==> flow/design.v <==
module dark(input clk,
			input rst,
			input start,
			input  [15:0] data,
			output [15:0] ANS,
			output [19:0] SRAM_ADDR,
			output        SRAM_WRITE,
			output o_finish
	);
	parameter IDLE=0;
	parameter WAIT=1;
	parameter PRE=2;
	parameter LOAD_R=3;
	parameter LOAD_G=4;
	parameter LOAD_B=5;
	parameter OUTPUT_0=6;
	parameter OUTPUT_1=7;
	parameter OUTPUT_ZERO=8;
	parameter MEMORY_OFFSET_INIT=500000;
	parameter MEMORY_OFFSET=500000+64*(320+64+63)+64;
	reg [15:0] ans, ans_nxt;
	reg [19:0] sram_addr;
	reg [19:0] sram_read_addr,sram_read_addr_nxt;
	reg [19:0] sram_write_addr,sram_write_addr_nxt;
	reg        sram_write; 
	reg [3:0] state, state_nxt;
	reg       finish;
	reg [20:0] h_count, h_count_nxt, v_count, v_count_nxt;
	reg [7:0] red, red_nxt;
	reg [7:0] green, green_nxt;
	reg [7:0] blue, blue_nxt;
	reg [7:0] red_green_min;
	reg [100:0] write_count,write_count_nxt;
	assign ANS=ans;
	assign SRAM_ADDR=sram_addr;
	assign SRAM_WRITE=sram_write;
	assign o_finish = finish;
	always@(*)
	begin
		case(state)
			IDLE:
			begin
				state_nxt=WAIT;
			end
			WAIT:
			begin
				if(start)
				begin
					state_nxt=OUTPUT_ZERO;
				end
				else
				begin
					state_nxt=WAIT;
				end			
			end
			PRE:
			begin
				state_nxt=LOAD_R;
			end
			LOAD_R:
			begin
				state_nxt=LOAD_G;
			end
			LOAD_G:
			begin
				state_nxt=LOAD_B;
			end
			LOAD_B:
			begin
				state_nxt=OUTPUT_0;
			end
			OUTPUT_0:
			begin
				if(h_count==64+320-1)
				begin
					state_nxt=OUTPUT_ZERO;
				end
				else
				begin
					state_nxt=PRE;
				end
			end
			OUTPUT_1:
			begin
				state_nxt=LOAD_R;
			end
			OUTPUT_ZERO:
			begin
				if(finish)
				begin
					state_nxt=IDLE;
				end
				else if( (v_count>64-1) && (v_count<64-1+480+1) && (h_count==63) )
				begin
					state_nxt=PRE;
				end
				else
				begin
					state_nxt=OUTPUT_ZERO;
				end
			end
			default:
			begin
				state_nxt=IDLE;
			end
		endcase
	end
	always@(posedge clk)
	begin
		if(rst)
		begin
			state<=0;
		end
		else
		begin
			state<=state_nxt;
		end
	end
	always@(*)
	begin
		h_count_nxt=h_count;
		red_nxt=red;
		green_nxt=green;
		blue_nxt=blue;
		ans_nxt=ans;
		sram_read_addr_nxt=sram_read_addr;
		sram_write_addr_nxt=sram_write_addr;
		sram_write=0;
		v_count_nxt=v_count;
		write_count_nxt=write_count;
		sram_addr=sram_read_addr;
		case(state)
			IDLE:
			begin
			end
			WAIT:
			begin
			end			
			PRE:
			begin
				sram_read_addr_nxt=sram_read_addr+1;
			end
			LOAD_R:
			begin
				red_nxt=data[7:0];
				sram_read_addr_nxt=sram_read_addr+1;
			end
			LOAD_G:
			begin
				green_nxt=data[7:0];
				sram_read_addr_nxt=sram_read_addr+1;
			end
			LOAD_B:
			begin
				blue_nxt=data[7:0];
				if(blue_nxt>red_green_min)
				begin
					ans_nxt={8'd0,red_green_min};
				end
				else
				begin
					ans_nxt={8'd0,blue_nxt};			
				end	
			end
			OUTPUT_0:
			begin
				sram_write=1;
				write_count_nxt=write_count+1;
				sram_write_addr_nxt=sram_write_addr+1;
				h_count_nxt=h_count+1;
				sram_addr=sram_write_addr;
			end
			OUTPUT_1:
			begin
			end
			OUTPUT_ZERO:
			begin
				sram_write=1;
				write_count_nxt=write_count+1;
				sram_write_addr_nxt=sram_write_addr+1;
				ans_nxt={ 8'd0, 8'd40};
				sram_addr=sram_write_addr;
				if(h_count==64+320+63-1)
				begin
					v_count_nxt=v_count+1;
					h_count_nxt=0;
				end
				else
				begin
					h_count_nxt=h_count+1;
				end
			end
			default:
			begin
				red_nxt=red;
			end
		endcase
		if (v_count>=64+480+63)
 		begin
			finish=1;
		end
		else
		begin
			finish=0;
		end
		if(red>green)
		begin
			red_green_min=green;
		end
		else
		begin
			red_green_min=red;
		end
	end
	always@(posedge clk)
	begin
		if(rst)
		begin
			h_count<=0;
			v_count<=0;
			red<=0;
			green<=0;
			sram_write_addr<=MEMORY_OFFSET_INIT;
			blue<=0;
			ans<=0;
			sram_read_addr<=0;
			write_count<=0;
		end
		else
		begin
			h_count<=h_count_nxt;
			v_count<=v_count_nxt;
			red<=red_nxt;
			green<=green_nxt;
			ans<=ans_nxt;
			sram_read_addr<=sram_read_addr_nxt;
			sram_write_addr<=sram_write_addr_nxt;
			blue<=blue_nxt;
			write_count<=write_count_nxt;
		end
	end	
endmodule
Tool chain data of dark
What the tools print for dark, step after step.
Lines are those of the file above, counted from 1.
{ "design": {"top_module": "dark", "clk_port": "clk", "library": "sky130hd", "pvt_corner": "tt_025C_1v80"} }

Word level
Yosys after proc, flatten, opt, wreduce and memory -nomap, before mapping. Memory bits, and registers merged into a memory's read port (data or address), are not among the register bits. Print and check cells are not counted.
{ "word_totals": {"reg_bits": 118, "inputBits": 19, "output_inout_bits": 38, "elab_cells": 50} }
{ "op_classes": {"add_sub_neg": 4, "compare": 5, "equal": 11, "muxes": 13, "reduce_and_logical": 9} }
{ "ops": {"columns": ["operator", "count"], "rows": [
  ["21-bit by 1-bit adder with 21-bit output (second input constant)", 2],
  ["21-bit by 9-bit == test with 1-bit output (second input constant)", 2],
  ["21-bit case mux with 2-bit select", 1],
  ["20-bit by 1-bit adder with 20-bit output (second input constant)", 2],
  ["16-bit case mux with 2-bit select", 1],
  ["4-bit case mux with 8-bit select", 1],
  ["21-bit by 10-bit greater-or-equal comparator with 1-bit output (second input constant)", 1],
  ["21-bit by 10-bit < comparator with 1-bit output (second input constant)", 1],
  ["21-bit by 6-bit greater-than comparator with 1-bit output (second input constant)", 1],
  ["21-bit by 6-bit == test with 1-bit output (second input constant)", 1],
  ["21-bit 2-to-1 mux", 1],
  ["20-bit 2-to-1 mux", 1],
  ["4-bit by 3-bit == test with 1-bit output (second input constant)", 4],
  ["8-bit greater-than comparator", 2],
  ["8-bit 2-to-1 mux", 2],
  ["4-bit 2-to-1 mux", 4],
  ["4-bit by 2-bit == test with 1-bit output (second input constant)", 2],
  ["2-bit nonzero test", 2],
  ["2-bit OR reduction", 2],
  ["4-bit by 1-bit == test with 1-bit output (second input constant)", 1],
  ["4-bit == test (second input constant)", 1],
  ["4-bit logical NOT", 1],
  ["3-bit OR reduction", 1],
  ["1-bit logical AND", 2],
  ["2-bit AND reduction", 1],
  ["1-bit 2-to-1 mux", 2]
]} }

Logic depth
Depth = most cells in a row (Yosys ltp): at word level without a register or memory, in the mapped netlist without a sequential cell, where the memories' decode and read muxes count.
{ "logic_depth": {"depth_word": 6, "abc_area": 0, "depth_mapped": 15, "mapped_depth_nobuf": 15} }

After synthesis
Source: synth_stat.txt of the flow (Yosys; design flattened, memories mapped). It holds for the ABC_AREA given above (unset counts as 0); a run with the other value may have another netlist.
{ "by_type": {"columns": ["type", "count", "area_total_um2"], "rows": [
  ["sky130_fd_sc_hd__dfxtp_1", 114, 2.28E+03],
  ["sky130_fd_sc_hd__xor2_1", 45, 394.128],
  ["sky130_fd_sc_hd__nor2_1", 103, 386.621],
  ["sky130_fd_sc_hd__nand2_1", 93, 349.085],
  ["sky130_fd_sc_hd__ha_1", 21, 262.752],
  ["sky130_fd_sc_hd__mux2i_1", 26, 260.25],
  ["sky130_fd_sc_hd__xnor2_1", 23, 201.443],
  ["sky130_fd_sc_hd__nand3_1", 29, 145.139],
  ["sky130_fd_sc_hd__nand4_1", 21, 131.376],
  ["sky130_fd_sc_hd__a21oi_1", 19, 95.091],
  ["sky130_fd_sc_hd__o21ai_0", 18, 90.086],
  ["sky130_fd_sc_hd__nor3_1", 16, 80.077],
  ["sky130_fd_sc_hd__inv_1", 21, 78.826],
  ["sky130_fd_sc_hd__or3_1", 12, 75.072],
  ["sky130_fd_sc_hd__and3_1", 11, 68.816],
  ["sky130_fd_sc_hd__buf_4", 8, 60.058],
  ["sky130_fd_sc_hd__a22oi_1", 7, 52.55],
  ["sky130_fd_sc_hd__and4_1", 6, 52.55]
]} }
Not listed: further types 37, cells in them 78.
{ "synth_totals": {"cell_count": 671, "area_um2": 5615.4, "seq_area_um2": 2282.2, "ffs": 114, "buf_cells": 31} }

Worst setup path after synthesis
OpenSTA on the mapped netlist: ideal clock, no wires. The path of least setup slack (recovery checks aside). Input and output delay are each 20% of the period. Register names are those of the netlist, which keeps one name where synthesis merged equal registers.
{ "synth_timing": {"kind": "register to register", "startpoint": "register green[1]", "endpoint": "register ans[0]", "clock_period_ns": 7.33, "setup_ns": 0.074, "launch_ns": 0.000, "t_arrival_ns": 3.180, "required_ns": 7.256, "slack_ns": 4.076, "path_delay_ns": 3.254, "driving_pins": 15, "path_buffers": 0, "period_less_setup_slack_ns": 3.254} }
"path_delay_ns" = arrival - input delay + setup time.
"driving_pins": output pins that drive a net of the path, with the launching flip-flop's if there is one; two outputs of one cell count as two.
"period_less_setup_slack_ns" is the clock period less the worst setup slack; recovery checks do not enter. This is arithmetic on one report: input and output delays are still those of the set period (20% each).
Between the ends stands the longest chain of elaborated cells between them, by number of cells; it is not shown to be the way that was timed. Of several equally long chains one is given.
Each line given opens the expression or statement behind the cell; cells for indexed reads and writes are added by Yosys, which also makes memories of some case tables.
{ "synth_between": {"path_cell_list": "sky130_fd_sc_hd__dfxtp_1 > sky130_fd_sc_hd__inv_1 > sky130_fd_sc_hd__ha_1 > sky130_fd_sc_hd__nor2b_1 > sky130_fd_sc_hd__o211ai_1 > sky130_fd_sc_hd__a21oi_1 > sky130_fd_sc_hd__o22ai_2 > sky130_fd_sc_hd__mux2i_1 > sky130_fd_sc_hd__ha_1 > sky130_fd_sc_hd__and3_1 > sky130_fd_sc_hd__a221o_1 > sky130_fd_sc_hd__a21o_1 > sky130_fd_sc_hd__a21boi_0 > sky130_fd_sc_hd__a22oi_1 > sky130_fd_sc_hd__o21ai_0", "elab_chain_cells": 5, "cone_cells": 5, "lines_between": 3, "classes_between": "2 x compare; 3 x mux"} }
{ "synth_lines": {"columns": ["item", "line", "source"], "rows": [
  ["from (decl)", 30, "reg [7:0] green, green_nxt;"],
  ["from (assign)", 222, "green<=0;"],
  ["from (assign)", 234, "green<=green_nxt;"],
  ["8-bit greater-than comparator", 206, "if(red>green)"],
  ["8-bit 2-to-1 mux", 206, null],
  ["8-bit greater-than comparator", 156, "if(blue_nxt>red_green_min)"],
  ["8-bit 2-to-1 mux", 156, null],
  ["16-bit case mux with 2-bit select", 132, "case(state)"],
  ["to (assign)", 225, "ans<=0;"],
  ["to (assign)", 235, "ans<=ans_nxt;"],
  ["to (decl)", 21, "reg [15:0] ans, ans_nxt;"]
]} }

Path in the finished layout
From the final timing report of flow run 1: the path of least setup slack in the routed layout; clock arrival at registers is part of the times.
{ "layout_timing": {"kind": "register to register", "startpoint": "register green[1]", "endpoint": "register ans[5]", "clock_period_ns": 4.47, "setup_ns": 0.12, "launch_ns": 0.54, "t_arrival_ns": 3.83, "required_ns": 4.89, "slack_ns": 1.06, "driving_pins": 16, "path_buffers": 1} }
Between the ends stands the longest chain of elaborated cells between them, by number of cells; it is not shown to be the way that was timed. Of several equally long chains one is given.
{ "layout_between": {"path_cell_list": "sky130_fd_sc_hd__dfxtp_2 > sky130_fd_sc_hd__inv_1 > sky130_fd_sc_hd__ha_4 > sky130_fd_sc_hd__nor2b_2 > sky130_fd_sc_hd__o211ai_1 > sky130_fd_sc_hd__a21oi_2 > sky130_fd_sc_hd__o22ai_4 > sky130_fd_sc_hd__buf_4 > sky130_fd_sc_hd__mux2i_4 > sky130_fd_sc_hd__ha_4 > sky130_fd_sc_hd__and3_4 > sky130_fd_sc_hd__a221o_1 > sky130_fd_sc_hd__a21o_1 > sky130_fd_sc_hd__and2_4 > sky130_fd_sc_hd__o31ai_4 > sky130_fd_sc_hd__a21oi_2", "elab_chain_cells": 5, "cone_cells": 5, "lines_between": 3, "classes_between": "2 x compare; 3 x mux"} }
{ "layout_lines": {"columns": ["item", "line", "source"], "rows": [
  ["from (decl)", 30, "reg [7:0] green, green_nxt;"],
  ["from (assign)", 222, "green<=0;"],
  ["from (assign)", 234, "green<=green_nxt;"],
  ["8-bit greater-than comparator", 206, "if(red>green)"],
  ["8-bit 2-to-1 mux", 206, null],
  ["8-bit greater-than comparator", 156, "if(blue_nxt>red_green_min)"],
  ["8-bit 2-to-1 mux", 156, null],
  ["16-bit case mux with 2-bit select", 132, "case(state)"],
  ["to (assign)", 225, "ans<=0;"],
  ["to (assign)", 235, "ans<=ans_nxt;"],
  ["to (decl)", 21, "reg [15:0] ans, ans_nxt;"]
]} }

Record of 2 stored runs of the RTL-to-layout flow on dark, platform sky130hd. The runs are unordered. Constraints: input delay and output delay 20% of the set period each, output load 0.01 pF.
"achieved_period_ns": clock period set for the run, less the worst setup slack. It is reckoned from that one timing run; input and output delays stay at 20% of the period that was set.
By "worst_path_ns" is meant the share of the clock period that the worst setup path is allowed (20% is reserved at inputs, 20% at outputs), minus its slack. Clock arrival times at its registers enter into it.
By "power_uw" is meant OpenSTA's value without simulated activity: inputs other than the clock are taken to toggle once in ten clock periods, and the tool carries that through the logic.
[
  {
    "run": "flow run 1",
    "settings": { "period_ns": 4.47, "CORE_UTILIZATION": 71, "SETUP_SLACK_MARGIN": 1.18, "PLACE_DENSITY_LB_ADDON": 0.05, "CTS_CLUSTER_SIZE": 86, "CTS_CLUSTER_DIAMETER": 82, "MAX_ROUTING_LAYER": "met4", "CAP_MARGIN": 20, "CORE_MARGIN": 2, "SLEW_MARGIN": 20 },
    "results": { "post_synth_area_um2": 5615.4, "design.die.area_um2": 8636.0, "stdcell_area_um2": 6990.4, "ws_setup_ns": 1.062, "ws_hold_ns": 0.500, "power_uw": 2583, "achieved_period_ns": 3.408, "worst_path_ns": 3.41, "worst_path_kind": "register to register" }
  },
  {
    "run": "flow run 2",
    "settings": { "period_ns": 2.11, "CORE_UTILIZATION": 28, "PLACE_DENSITY_LB_ADDON": 0.2, "CORE_ASPECT_RATIO": 0.92, "CORE_MARGIN": 6, "CELL_PAD_IN_SITES_GLOBAL_PLACEMENT": 2, "CELL_PAD_IN_SITES_DETAIL_PLACEMENT": 1, "ABC_AREA": 1, "CAP_MARGIN": 20, "SLEW_MARGIN": 20 },
    "results": { "post_synth_area_um2": 6482.5, "design.die.area_um2": 26950.9, "stdcell_area_um2": 8769.7, "ws_setup_ns": -0.565, "ws_hold_ns": 0.447, "power_uw": 5463, "achieved_period_ns": 2.675, "worst_path_ns": 2.67, "worst_path_kind": "register to register" }
  }
]
